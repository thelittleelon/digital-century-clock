==> flow/design.v <==
module Month_Counter (
	input clk_1Hz,
	input rst_n,
    input [5:0]	sec,
    input [5:0]	min,
    input [4:0]	hour,
    input [4:0]	day,
    input [12:0] year,
    input btn_up,
    input btn_down,
    input [2:0] mode,
	output reg [3:0] mont
);
    always @(posedge clk_1Hz or negedge rst_n) begin
        if(!rst_n) mont <= 1;
        else begin 
            if (mode==3'b100) begin
                if (!btn_up) begin
                    if(mont == 12) mont <= 1;
                    else mont <= mont + 1;         
                end
                else if (!btn_down) begin
                    if(mont == 1) mont <= 12;
                    else mont <= mont - 1;
                end
            end   
            else begin    
                if (sec==59 && min==59 && hour==23) begin
                    if (day==31 && mont==12) mont<=1;
                    else if ( day==31 && (mont==1||mont==3||mont==5||mont==7||mont==8||mont==10) ) mont<=mont+1;
                    else if ( day==30 && (mont==4||mont==6||mont==9||mont==11) ) mont<=mont+1;
                    else if ( day==28 && mont==2 && ({year[0],year[1]}!=2'b00 || year==2100) ) mont<=mont+1;
                    else if ( day==29 && mont==2 && {year[0],year[1]}==2'b00 && year!=2100 ) mont<=mont+1;
                    else mont<=mont;
                end
                    else mont<=mont;
            end
        end
    end
endmodule
* Reports on Month_Counter *
What the tools print for Month_Counter, step after step.
Line numbers count from 1 in the design file above.
Operators carry their Yosys type and port widths (W data, S select, Z words).
Cell names lack the library's common part.
A cell with n/a has no value.

design
  top = Month_Counter
  clock input = clk_1Hz
  standard-cell library = sky130hd
  timing corner = tt_025C_1v80

* Word level *
Yosys after proc, flatten, opt, wreduce and memory -nomap, before mapping. Memory bits, and registers merged into a memory's read port (data or address), are not among the register bits. Print and check cells are not counted. Equal cells are merged and count once.

word-level totals
  flip-flop bits (word level) = 4
  bits of input ports = 42
  word-level cells = 61

operators by class
  add/sub/neg operators = 2
  eq/ne operators = 23
  muxes and demuxes = 11
  reduce/logical cells = 24

operators by type and width
  cell                    count
  $mux W4                 11
  $eq A5 B5 Y1 const B    5
  $eq A4 B4 Y1 const B    5
  $eq A4 B3 Y1 const B    4
  $eq A13 B12 Y1 const B  1
  $ne A13 B12 Y1 const B  1
  $eq A6 B6 Y1 const B    2
  $logic_and A1 B1 Y1     10
  $logic_or A1 B1 Y1      9
  $eq A4 B2 Y1 const B    2
  $reduce_bool A6 Y1      1
  $reduce_bool A2 Y1      2
  $add A4 B1 Y4 const B   1
  $sub A4 B1 Y4 const B   1
  $eq A4 B1 Y1 const B    1
  $eq A3 B3 Y1 const B    1
  $ne A3 B3 Y1 const B    1
  $reduce_and A3 Y1       1
  $logic_not A2 Y1        1

* Longest topological paths *
Yosys ltp: most cells in a row. Word level: on the elaborated netlist, between registers, memories and ports. Mapped: between sequential cells and ports; inverters and the memories' decode and read muxes count.

logic depth
  depth in word-level cells = 11
  ABC_AREA = 0
  mapped depth = 9

* Netlist *
Yosys stat after the flow's synthesis: flattened, memories mapped to cells. It holds for the ABC_AREA given above (unset counts as 0); a run with the other value may have another netlist.
The area totals of this step are shown rounded.

mapped netlist
  cell count = 80
  mapped area = 623 µm²
  flip-flops = 4

cells by type
  type      count  area in all (µm²)
  dfrtp_1   3      75.072
  ha_1      5      62.56
  o21ai_0   7      35.034
  nand2_1   9      33.782
  dfstp_2   1      26.275
  nand4b_1  3      26.275
  nor2_1    6      22.522
  nand4_1   3      18.768
  nor4b_1   2      17.517
  o21ai_2   2      17.517
  a21oi_1   3      15.014
  mux2_4    1      15.014
  nor3_1    3      15.014
  o21bai_1  2      15.014
  nand2b_4  1      13.763
  a31oi_1   2      12.512
  buf_6     1      11.261
  inv_1     3      11.261

Other cell types: 23; their cells: 23.

* Timing after synthesis *
Path of least setup slack by OpenSTA after synthesis, without wires, with an ideal clock, recovery checks aside; 20% of the period is set as input and as output delay. Where synthesis merged equal registers, the netlist keeps one of their names.

path post-synthesis
  kind = reg-to-reg
  start point = register mont[0]
  end point = register mont[1]
  clock period = 3,290 ps
  setup time = 125 ps
  data arrival time = 2,142 ps
  required time = 3,165 ps
  setup slack = 1,023 ps
  path delay = 2,267 ps
  driving pins on the path = 10
  path buffers = 1
  period reached after synthesis = 2,267 ps

"path delay" is the arrival time less input delay plus setup time.
"driving pins on the path": output pins that drive a net of the path, with the launching flip-flop's if there is one; two outputs of one cell count as two.
"period reached after synthesis" = period - worst setup slack (recovery checks aside). The figure is calculated, with input and output delays left at 20% of the set period.
The rows between start and end are the longest chain of elaborated cells between them; the timing report does not say that the signal goes this way. Where chains are equally long, one stands for them.
A line is the first line of the expression or statement that the cell stems from. Yosys adds cells for indexed reads and writes and turns some case tables into memories.
A register here has more assigning lines than the two given.

between the ends, post-synthesis
  cells stage by stage = dfstp_2 clkbuf_1 inv_1 ha_1 nor2_1 a2111oi_1 a21oi_1 nand2_2 o21ai_2 mux2_4
  length of the longest elaborated chain = 11

RTL lines, path post-synthesis
  what                    line  source
  start: declaration      12    output reg [3:0] mont
  start: assignment       20    else mont <= mont + 1;
  start: assignment       24    else mont <= mont - 1;
  $eq A4 B2 Y1            33    else if ( day==29 && mont==2 && {year[0],year[1]}==2'b00 && year!=2100 ) mont<=mont+1;
  $logic_and A1 B1 Y1 x3  33
  $mux W4                 33
  $mux W4                 32    else if ( day==28 && mont==2 && ({year[0],year[1]}!=2'b00 || year==2100) ) mont<=mont+1;
  $mux W4                 31    else if ( day==30 && (mont==4||mont==6||mont==9||mont==11) ) mont<=mont+1;
  $mux W4                 30    else if ( day==31 && (mont==1||mont==3||mont==5||mont==7||mont==8||mont==10) ) mont<=mont+1;
  $mux W4                 29    if (day==31 && mont==12) mont<=1;
  $mux W4                 28    if (sec==59 && min==59 && hour==23) begin
  $mux W4                 17    if (mode==3'b100) begin
  end: assignment         20
  end: assignment         24
  end: declaration        12

Hand-over note for Month_Counter

Settings of 2 stored flow runs for module Month_Counter (sky130hd), not sorted in any way. The constraints put input and output delay at 20% of the set period each and load the outputs with 0.01 pF.
A setting shown as n/a is not set for that run.

setting or result                   flow run 1  flow run 2
period_ns                           4.02        4.54
CORE_UTILIZATION                    55          48
SETUP_SLACK_MARGIN                  -0.05       n/a
PLACE_DENSITY_LB_ADDON              0.07        n/a
CORE_ASPECT_RATIO                   1.15        1.78
CELL_PAD_IN_SITES_DETAIL_PLACEMENT  2           n/a
CAP_MARGIN                          40          20
SLEW_MARGIN                         20          20
MIN_ROUTING_LAYER                   met2        n/a
MAX_ROUTING_LAYER                   met4        n/a
CORE_MARGIN                         2           2
PLACE_DENSITY                       n/a         0.53
TNS_END_PERCENT                     n/a         70
GPL_TIMING_DRIVEN                   n/a         1
CTS_CLUSTER_SIZE                    n/a         17

Flow run 1: no final report: placement broke off with FLW-0024
Flow run 2: no final report: floorplanning broke off with PDN-0185

End of note.
